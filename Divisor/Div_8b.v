==> flow/design.v <==
module Div_8b (
    input clk,             
    input reset,            
    input start,            
    input [7:0] div1,          
    input [7:0] div2,          
    output reg [7:0] quo,     
    output reg [7:0] resto,     
    output reg fim,        
    output reg zero_div     
);
    reg [3:0] count;
    reg [15:0] rem_reg;
    reg [7:0] divisor;
    reg [2:0] state;
    localparam IDLE  = 3'b000,
               CHECK = 3'b001,
               LOAD  = 3'b010,
               DIV   = 3'b011,
               DONE  = 3'b100;
    always @(posedge clk) begin
        if (reset) begin
            quo <= 0;
            resto <= 0;
            fim <= 0;
            zero_div <= 0;
            state <= IDLE;
        end else begin
            case (state)
                IDLE: begin
                    fim <= 0;
                    if (start) state <= CHECK;
                end
                CHECK: begin
                    if (div2 == 0) begin
                        zero_div <= 1;
                        state <= DONE;
                    end else begin
                        zero_div <= 0;
                        state <= LOAD;
                    end
                end
                LOAD: begin
                    rem_reg <= {8'b0, div1};
                    divisor <= div2;
                    quo <= 0;
                    count <= 8;
                    state <= DIV;
                end
                DIV: begin
                    rem_reg = rem_reg << 1;
                    rem_reg[0] = quo[7];
                    rem_reg[15:8] = rem_reg[15:8] - divisor;
                    if (rem_reg[15]) begin
                        rem_reg[15:8] = rem_reg[15:8] + divisor;
                        quo = quo << 1;
                    end else begin
                        quo = (quo << 1) | 1'b1;
                    end
                    count = count - 1;
                    if (count == 0) state <= DONE;
                end
                DONE: begin
                    resto <= rem_reg[15:8];
                    fim <= 1;
                    state <= IDLE;
                end
            endcase
        end
    end
endmodule
**Reports on Div_8b**

Tool output for the design above, in the order of the flow.
Lines are those of the file above, counted from 1.
Library cell names are shortened.
A cell with n/a has no value.

- Top module: Div_8b
- Clock port: clk
- Cell library: sky130hd
- Timing corner: tt_025C_1v80

**After elaboration**

Counts by Yosys on the flattened word-level netlist (proc, flatten, opt, wreduce; memories kept). Register bits leave out memories and registers merged into their read ports (data or address). Print and check cells are left out. Cells with the same type and inputs are merged into one.

- Flip-flop bits (word level): 49
- Bits of input ports: 19
- Output and inout bits: 18
- Word-level cells: 40

- Add/sub/neg operators: 3
- Eq/ne operators: 6
- Mux-type cells: 13
- Bitwise operators: 1
- Reductions and logical operators: 9

Operator list:

| kind | count |
|---|---|
| case mux 8 bit (select 2 bit) | 2 |
| case mux 3 bit (select 5 bit) | 1 |
| case mux 7 bit (select 2 bit) | 1 |
| two-way mux 3 bit | 3 |
| adder 8 bit | 1 |
| subtractor 8 bit | 1 |
| logical NOT 8 bit | 1 |
| case mux 4 bit (select 2 bit) | 1 |
| two-way mux 8 bit | 1 |
| equality test 3 x 2 -> 1 bit (second input constant) | 2 |
| nonzero test 5 bit | 1 |
| != test 2 bit (second input constant) | 2 |
| AND reduction 2 bit | 2 |
| nonzero test 2 bit | 2 |
| subtractor 4 x 1 -> 4 bit (second input constant) | 1 |
| logical NOT 4 bit | 1 |
| case mux 1 bit (select 2 bit) | 2 |
| equality test 3 x 1 -> 1 bit (second input constant) | 1 |
| equality test 3 bit (second input constant) | 1 |
| logical NOT 3 bit | 1 |
| AND reduction 3 bit | 1 |
| two-way mux 1 bit | 2 |
| NOT 1 bit | 1 |

**Depth**

Depth = most cells in a row (Yosys ltp): at word level without a register or memory, in the mapped netlist without a sequential cell, where the memories' decode and read muxes count.

- Depth in word-level cells: 4
- ABC_AREA: 0
- Gate-level depth with buffers: 14
- Gate-level depth less buffers: 14

**Synthesis result**

Yosys stat after the flow's synthesis: flattened, memories mapped to cells. It holds for the ABC_AREA given above (unset counts as 0); a run with the other value may have another netlist.
The area totals of this step are shown rounded.

- Cell count: 264
- Mapped area: 2710 um^2
- Area of sequential cells: 1300 um^2
- Mapped flip-flops: 51
- Buffer cells: 12

Cell types:

| type | count | total area (um^2) |
|---|---|---|
| edfxtp_1 | 28 | 840.806 |
| dfxtp_1 | 23 | 460.442 |
| ha_1 | 15 | 187.68 |
| nor2_1 | 33 | 123.869 |
| a21oi_1 | 24 | 120.115 |
| mux2_2 | 8 | 90.086 |
| mux2i_1 | 9 | 90.086 |
| inv_1 | 19 | 71.318 |
| xnor2_1 | 8 | 70.067 |
| o21ai_0 | 11 | 55.053 |
| a21o_1 | 6 | 45.043 |
| and3_1 | 7 | 43.792 |
| fa_1 | 2 | 40.038 |
| clkbuf_1 | 10 | 37.536 |
| nand2b_1 | 6 | 37.536 |
| nand2_1 | 9 | 33.782 |
| nand3_1 | 5 | 25.024 |
| a211oi_1 | 3 | 22.522 |

Other cell types: 29; their cells: 38.

**Timing after synthesis**

Source: OpenSTA report_checks on the synthesized netlist (no wires, ideal clock, input and output delay 20% of the period each), path of least setup slack; recovery checks are left aside. Register names are those of the netlist, which keeps one name where synthesis merged equal registers.

- Path kind: reg-to-reg
- From: reg rem_reg[7]
- To: reg rem_reg[14]
- Period: 4.21 ns
- Setup time: 0.147 ns
- Time at the first pin: 0.000 ns
- Arrival time: 2.814 ns
- Required time: 4.063 ns
- Path slack: 1.249 ns
- Path delay: 2.961 ns
- Stages on the path: 14
- Path buffers: 0
- Synthesis period reached: 2.961 ns

"path delay" = arrival - input delay + setup time.
"stages on the path" counts driving pins, that of a launching flip-flop among them; a cell with two outputs on the path counts twice.
"synthesis period reached" is the clock period less the worst setup slack; recovery checks do not enter. This is arithmetic on one report: input and output delays are still those of the set period (20% each).
Between the ends stands the longest chain of elaborated cells between them, by number of cells; it is not shown to be the way that was timed. Of several equally long chains one is given.
A line is the first line of the expression or statement that the cell stems from. Yosys adds cells for indexed reads and writes and turns some case tables into memories.
At most two assigning lines are given for a register; there are more.

- Path through: edfxtp_1 > inv_1 > ha_1 > inv_1 > fa_1 > a211oi_1 > o41a_2 > nand2_1 > ha_1 > or3b_2 > o311ai_0 > a311o_1 > nand3_1 > a21oi_1
- Cells in the longest elaborated chain: 4
- Elaborated cells between the ends (all ways): 4
- Source lines of those cells: 4
- Classes of those cells: add/sub (2); mux (2)

RTL lines, path post-synthesis:

| item | line | RTL |
|---|---|---|
| from (decl) | 13 | `reg [15:0] rem_reg;` |
| from (assign) | 44 | `rem_reg <= {8'b0, div1};` |
| from (assign) | 51 | `rem_reg = rem_reg << 1;` |
| subtractor 8 bit | 53 | `rem_reg[15:8] = rem_reg[15:8] - divisor;` |
| adder 8 bit | 55 | `rem_reg[15:8] = rem_reg[15:8] + divisor;` |
| two-way mux 8 bit | 54 | `if (rem_reg[15]) begin` |
| case mux 8 bit (select 2 bit) | 29 | `case (state)` |
| to (assign) | 44 |  |
| to (assign) | 51 |  |
| to (decl) | 13 |  |

**Worst path after layout**

Path of least setup slack in the final report of run 2 (OpenROAD, finished layout, wires in). Where an end is a register, its clock arrival counts in the times.

- Path kind: reg-to-reg
- From: reg rem_reg[7]
- To: reg rem_reg[14]
- Period: 4.94 ns
- Setup time: 0.15 ns
- Time at the first pin: 0.29 ns
- Arrival time: 3.45 ns
- Required time: 5.08 ns
- Path slack: 1.63 ns
- Stages on the path: 14
- Path buffers: 0

Between the ends stands the longest chain of elaborated cells between them, by number of cells; it is not shown to be the way that was timed. Of several equally long chains one is given.
At most two assigning lines are given for a register; there are more.

- Path through: edfxtp_1 > inv_1 > ha_1 > inv_1 > fa_1 > a211oi_1 > o41a_2 > nand2_1 > ha_1 > or3b_2 > o311ai_0 > a311o_1 > nand3_1 > a21oi_1
- Cells in the longest elaborated chain: 4
- Elaborated cells between the ends (all ways): 4
- Source lines of those cells: 4
- Classes of those cells: add/sub (2); mux (2)

RTL lines, path after layout:

| item | line | RTL |
|---|---|---|
| from (decl) | 13 | `reg [15:0] rem_reg;` |
| from (assign) | 44 | `rem_reg <= {8'b0, div1};` |
| from (assign) | 51 | `rem_reg = rem_reg << 1;` |
| subtractor 8 bit | 53 | `rem_reg[15:8] = rem_reg[15:8] - divisor;` |
| adder 8 bit | 55 | `rem_reg[15:8] = rem_reg[15:8] + divisor;` |
| two-way mux 8 bit | 54 | `if (rem_reg[15]) begin` |
| case mux 8 bit (select 2 bit) | 29 | `case (state)` |
| to (assign) | 44 |  |
| to (assign) | 51 |  |
| to (decl) | 13 |  |

==> results <==
Flow measurements of Div_8b on sky130hd: 2 stored runs with different settings, listed in no order. Input and output delays are each 20% of the period that was set; the output load is 0.01 pF.
By "reached clock period" is meant the clock period of the run minus its worst setup slack. This is arithmetic on one report: input and output delays are still those of the set period (20% each).
"worst path time": the worst setup path's part of the clock period (all of it between registers, 20% less for each end at a port) less its slack. A launch clock that arrives late makes it longer, a capture clock that arrives late makes it shorter.
By "power consumption" is meant OpenSTA's value without simulated activity: inputs other than the clock are taken to toggle once in ten clock periods, and the tool carries that through the logic.
The measured numbers are rounded.
Among the settings, n/a means not set for that run.
A result given as n/a is not shown for that run.

| setting or result | run 1 | run 2 |
|---|---|---|
| period_ns | 3.71 | 4.94 |
| CORE_UTILIZATION | 72 | 40 |
| PLACE_DENSITY_LB_ADDON | 0.28 | n/a |
| CELL_PAD_IN_SITES_DETAIL_PLACEMENT | 1 | n/a |
| GPL_ROUTABILITY_DRIVEN | 0 | n/a |
| CAP_MARGIN | 35 | 20 |
| MAX_ROUTING_LAYER | met5 | n/a |
| CORE_MARGIN | 2 | 2 |
| SLEW_MARGIN | 20 | 20 |
| summed negative setup slack (ns) | n/a | 0.000 |
| reached clock period (ns) | n/a | 3.312 |
| worst path time (ns) | n/a | 3.31 |
| critical path type | n/a | reg-to-reg |
| power consumption (mW) | n/a | 0.834 |
| worst-case hold slack (ns) | n/a | 0.453 |
| final design utilization (%) | n/a | 50.1 |
| Yosys chip area after synthesis (um^2) | n/a | 2710 |
| area of the die (um^2) | n/a | 7440 |
| standard-cell area of the final layout (um^2) | n/a | 3230 |
| setup slack of the worst path (ns) | n/a | 1.63 |

Run 1: no final report: placement broke off with DPL-0033
