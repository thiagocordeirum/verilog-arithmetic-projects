==> flow/design.v <==
module Multi_8b (
    input clk,             
    input rst,             
    input start,           
    input [7:0] A,         
    input [7:0] B,         
    output reg [15:0] Result,   
    output reg fimOperacao,       
    output reg Z,  
    output reg OV 
);
    reg [7:0] reg_A, reg_B;    
    reg [15:0] acc;            
    reg [3:0] count;           
    reg execution;                  
    always @(posedge clk or posedge rst) begin
        if (rst) begin
            Result <= 16'b0;
            reg_A <= 8'b0;
            reg_B <= 8'b0;
            acc <= 16'b0;
            count <= 4'b0;
            fimOperacao <= 1'b0;
            execution <= 1'b0;
            Z <= 1'b0;
            OV <= 1'b0;
        end 
        else if (start && !execution) begin
            reg_A <= A;
            reg_B <= B;
            acc <= 16'b0;
            count <= 4'b0;
            fimOperacao <= 1'b0;
            execution <= 1'b1;
        end 
        else if (execution) begin
            if (count < 8) begin
                if (reg_B[0]) begin
                    acc <= acc + (reg_A << count);
                end
                reg_B <= reg_B >> 1;
                count <= count + 1;
            end 
            else begin
                Result <= acc;
                fimOperacao <= 1'b1;
                Z <= (acc == 16'b0);
                OV <= |acc[15:8];
                execution <= 1'b0;
            end
        end
    end
endmodule
From RTL to reports: Multi_8b. Tool output for the design above, in the order of the flow. Line numbers count from 1 in the design file above. Library cell names are shortened. A cell with - has no value.

Design top: Multi_8b. Clock input: clk. Standard-cell library: sky130hd. Library corner: tt_025C_1v80.

Elaborated design. Counts by Yosys on the flattened word-level netlist (proc, flatten, opt, wreduce; memories kept). Register bits leave out memories and registers merged into their read ports (data or address). Print and check cells are left out. Cells with the same type and inputs are merged into one.

For add/sub/neg operators the number is 2. Under multipliers stands 0. Under divide/modulo/power cells stands 0. The figure for magnitude comparators is 1. Under equal/unequal tests stands 1. The figure for shifts and indexed selects is 1. Mux-type cells: 16. For bitwise gates (word level) the number is 2. Reductions and logical operators: 11.

Operators by type and width (number): 16-bit 2-to-1 mux (4); 8-bit 2-to-1 mux (3); 16-bit adder (1); 16-bit zero test (1); 8-bit by 4-bit left shift with 16-bit output (1); 4-bit 2-to-1 mux (3); 8-bit OR reduction (1); 2-bit nonzero test (3); 3-bit AND reduction (2); 1-bit 2-to-1 mux (6); 2-bit AND reduction (2); 4-bit by 1-bit adder with 4-bit output (second input constant) (1); 4-bit < comparator (second input constant) (1); 1-bit NOT (2); 2-bit != test (second input constant) (1); 1-bit logical AND (1); 1-bit zero test (1).

The entry for register bits reads 56. The entry for latch bits reads 0. The entry for bits in writable memories reads 0. The figure for memory bits (read-only) is 0. For word width x clocked read ports the number is 0. The figure for memory cells is 0. For input port bits the number is 19. For output and inout bits the number is 19. Word-level cells: 43.

Logic depth. Depth = most cells in a row (Yosys ltp): at word level without a register or memory, in the mapped netlist without a sequential cell, where the memories' decode and read muxes count.

Under depth in word-level cells stands 6. ABC_AREA: 0. Under gate-level depth with buffers stands 16. Under depth with buffers taken out stands 13.

After synthesis. Yosys stat after the flow's synthesis: flattened, memories mapped to cells. It holds for the ABC_AREA given above (unset counts as 0); a run with the other value may have another netlist.

Under cell count stands 388. Mapped area: 3397.0 µm². Under sequential part of the area stands 1401.3 µm². The figure for flip-flop cells is 56. The entry for buffer cells reads 23.

Cell types (number): dfrtp_1 (56); nand2_1 (80); mux2_2 (19); ha_1 (16); nor2_1 (30); o21ai_0 (22); nand3_1 (21); a21oi_1 (14); mux2i_1 (7); a31oi_1 (10); nor2b_1 (8); clkbuf_1 (13); buf_2 (8); nor3_1 (8); a21o_1 (5); nand4_1 (6); nand2b_1 (5); o22ai_1 (5).

Not listed: further types 27, cells in them 55.

Timing after synthesis. Path of least setup slack by OpenSTA after synthesis, without wires, with an ideal clock, recovery checks aside; 20% of the period is set as input and as output delay. Where synthesis merged equal registers, the netlist keeps one of their names.

Path kind: flip-flop to flip-flop. Start point: register count[0]. End point: register acc[15]. The entry for clock period reads 4.02 ns. The figure for data arrival time is 2.579 ns. The entry for data required time reads 3.896 ns. The figure for path slack is 1.318 ns. Under delay of the path stands 2.703 ns. The entry for driving pins on the path reads 13. The entry for synthesis period reached reads 2.702 ns.

"delay of the path" is the arrival time less input delay plus setup time. "driving pins on the path" counts driving pins, that of a launching flip-flop among them; a cell with two outputs on the path counts twice. "synthesis period reached" = period - worst setup slack (recovery checks aside). The figure is calculated, with input and output delays left at 20% of the set period. The rows between start and end are the longest chain of elaborated cells between them; the timing report does not say that the signal goes this way. Where chains are equally long, one stands for them. Each line given opens the expression or statement behind the cell; cells for indexed reads and writes are added by Yosys, which also makes memories of some case tables. A register here has more assigning lines than the two given.

Cells stage by stage: dfrtp_1 -> clkbuf_1 -> clkbuf_1 -> o21ai_0 -> o21ai_0 -> o22ai_1 -> ha_1 -> a21oi_2 -> nor2b_2 -> nor4_4 -> a21oi_2 -> mux2i_1 -> a211o_1. Under cells in the longest elaborated chain stands 6. Under elaborated cells on any way between the ends stands 9. The entry for RTL lines with such cells reads 5. Classes of those cells: add/sub: 1; compare: 1; shift: 1; mux: 4; reduce/logical: 2.

Ends and longest elaborated chain, after synthesis: start: declaration (line 14) `reg [3:0] count;`; start: assignment (line 22) `count <= 4'b0;`; start: assignment (line 42) `count <= count + 1;`; 8-bit by 4-bit left shift with 16-bit output (line 39) `acc <= acc + (reg_A << count);`; 16-bit adder (line 39); 16-bit 2-to-1 mux (line 38) `if (reg_B[0]) begin`; 16-bit 2-to-1 mux (line 37) `if (count < 8) begin`; 16-bit 2-to-1 mux (line 36) `else if (execution) begin`; 16-bit 2-to-1 mux (line 28) `else if (start && !execution) begin`; end: assignment (line 31) `acc <= 16'b0;`; end: assignment (line 39); end: declaration (line 13) `reg [15:0] acc;`.

Path in the finished layout. Path of least setup slack in the final report of entry A (OpenROAD, finished layout, wires in). Where an end is a register, its clock arrival counts in the times.

Path kind: flip-flop to flip-flop. Start point: register count[1]. End point: register acc[7]. The entry for clock period reads 5.31 ns. The figure for data arrival time is 3.71 ns. The entry for data required time reads 5.49 ns. The figure for path slack is 1.78 ns. The entry for driving pins on the path reads 12.

The rows between start and end are the longest chain of elaborated cells between them; the timing report does not say that the signal goes this way. Where chains are equally long, one stands for them. A register here has more assigning lines than the two given.

Cells stage by stage: dfrtp_1 -> mux2_2 -> o21ai_0 -> mux2i_1 -> nor2b_1 -> ha_1 -> a21oi_1 -> nand2_1 -> or2_4 -> a31oi_2 -> xor2_1 -> o21ai_0. Under cells in the longest elaborated chain stands 6. Under elaborated cells on any way between the ends stands 9. The entry for RTL lines with such cells reads 5. Classes of those cells: add/sub: 1; compare: 1; shift: 1; mux: 4; reduce/logical: 2.

Ends and longest elaborated chain, post-layout: start: declaration (line 14) `reg [3:0] count;`; start: assignment (line 22) `count <= 4'b0;`; start: assignment (line 42) `count <= count + 1;`; 8-bit by 4-bit left shift with 16-bit output (line 39) `acc <= acc + (reg_A << count);`; 16-bit adder (line 39); 16-bit 2-to-1 mux (line 38) `if (reg_B[0]) begin`; 16-bit 2-to-1 mux (line 37) `if (count < 8) begin`; 16-bit 2-to-1 mux (line 36) `else if (execution) begin`; 16-bit 2-to-1 mux (line 28) `else if (start && !execution) begin`; end: assignment (line 31) `acc <= 16'b0;`; end: assignment (line 39); end: declaration (line 13) `reg [15:0] acc;`.

Memo
Re: implementation data of Multi_8b

Top module Multi_8b; platform sky130hd; tools Yosys and OpenROAD; 2 stored runs in no particular order. Input and output delays are each 20% of the period that was set; the output load is 0.01 pF. "reached clock period": clock period set for the run, less the worst setup slack. It is reckoned from that one timing run; input and output delays stay at 20% of the period that was set. "critical setup path time" = time allowed to the worst setup path (clock period - input delay - output delay, where it has them) - its slack; a late launch clock adds to it, a late capture clock takes from it. "total power after layout" rests on the timing tool's default activity at the inputs, not on a simulated workload.

Files of entry A:
==> flow/run.sh <==
#!/bin/bash
# the make line also repeats the synthesis and layout settings of config.mk as NAME=value (left out here)
make -C /OpenROAD-flow-scripts/flow DESIGN_CONFIG=/design/flow/config.mk WORK_HOME=/design/flow/orfs CLKGATE_MAP_FILE= finish
==> flow/config.mk <==
export PLATFORM = sky130hd
export DESIGN_NAME = Multi_8b
export DESIGN_NICKNAME = Multi_8b
export VERILOG_FILES = /design/flow/design.v
export SDC_FILE = /design/flow/constraint.sdc
export NUM_CORES = 4
export LEC_CHECK = 0
export CAP_MARGIN = 25
export CELL_PAD_IN_SITES_DETAIL_PLACEMENT = 2
export CELL_PAD_IN_SITES_GLOBAL_PLACEMENT = 0
export CORE_MARGIN = 7
export CORE_UTILIZATION = 26
export CTS_CLUSTER_SIZE = 97
export GPL_TIMING_DRIVEN = 1
export MIN_ROUTING_LAYER = met2
export SETUP_SLACK_MARGIN = 0.12
export SLEW_MARGIN = 0
export TNS_END_PERCENT = 70
==> flow/constraint.sdc <==
create_clock -name core_clock -period 5.31 [get_ports {clk}]
set_input_delay 1.0620 -clock core_clock [delete_from_list [all_inputs] [get_ports {clk}]]
set_output_delay 1.0620 -clock core_clock [all_outputs]
set_load 0.01 [all_outputs]

Results of entry A. For the area inside the die boundary the run shows 16462.2 µm². The measured total power after layout is 2.864 mW. The post-route utilization comes to 32.1%. The final setup TNS comes to 0.000 ns. The synthesis area comes to 3397.0 µm². The measured area of the standard cells in the finished layout is 4066.4 µm². The measured critical setup path time is 3.53 ns. Worst setup path type: flip-flop to flip-flop. The worst setup slack after layout stands at 1.778 ns. The reached clock period is 3.532 ns.

Files of entry B:
==> flow/run.sh <==
#!/bin/bash
# the make line also repeats the synthesis and layout settings of config.mk as NAME=value (left out here)
make -C /OpenROAD-flow-scripts/flow DESIGN_CONFIG=/design/flow/config.mk WORK_HOME=/design/flow/orfs CLKGATE_MAP_FILE= finish
==> flow/config.mk <==
export PLATFORM = sky130hd
export DESIGN_NAME = Multi_8b
export DESIGN_NICKNAME = Multi_8b
export VERILOG_FILES = /design/flow/design.v
export SDC_FILE = /design/flow/constraint.sdc
export NUM_CORES = 4
export LEC_CHECK = 0
export ABC_AREA = 1
export CAP_MARGIN = 20
export CELL_PAD_IN_SITES_DETAIL_PLACEMENT = 0
export CORE_MARGIN = 2
export CORE_UTILIZATION = 37
export GPL_TIMING_DRIVEN = 1
export PLACE_DENSITY_LB_ADDON = 0.08
export SETUP_SLACK_MARGIN = 0.18
export SLEW_MARGIN = 20
export TNS_END_PERCENT = 35
==> flow/constraint.sdc <==
create_clock -name core_clock -period 2.08 [get_ports {clk}]
set_input_delay 0.4160 -clock core_clock [delete_from_list [all_inputs] [get_ports {clk}]]
set_output_delay 0.4160 -clock core_clock [all_outputs]
set_load 0.01 [all_outputs]

Results of entry B. For the area inside the die boundary the run shows 10059.1 µm². The measured total power after layout is 8.427 mW. The post-route utilization comes to 51.7%. The final setup TNS comes to -3.446 ns. The synthesis area comes to 3430.8 µm². The measured area of the standard cells in the finished layout is 4705.8 µm². The measured critical setup path time is 2.47 ns. Worst setup path type: flip-flop to flip-flop. The worst setup slack after layout stands at -0.392 ns. The reached clock period is 2.472 ns.
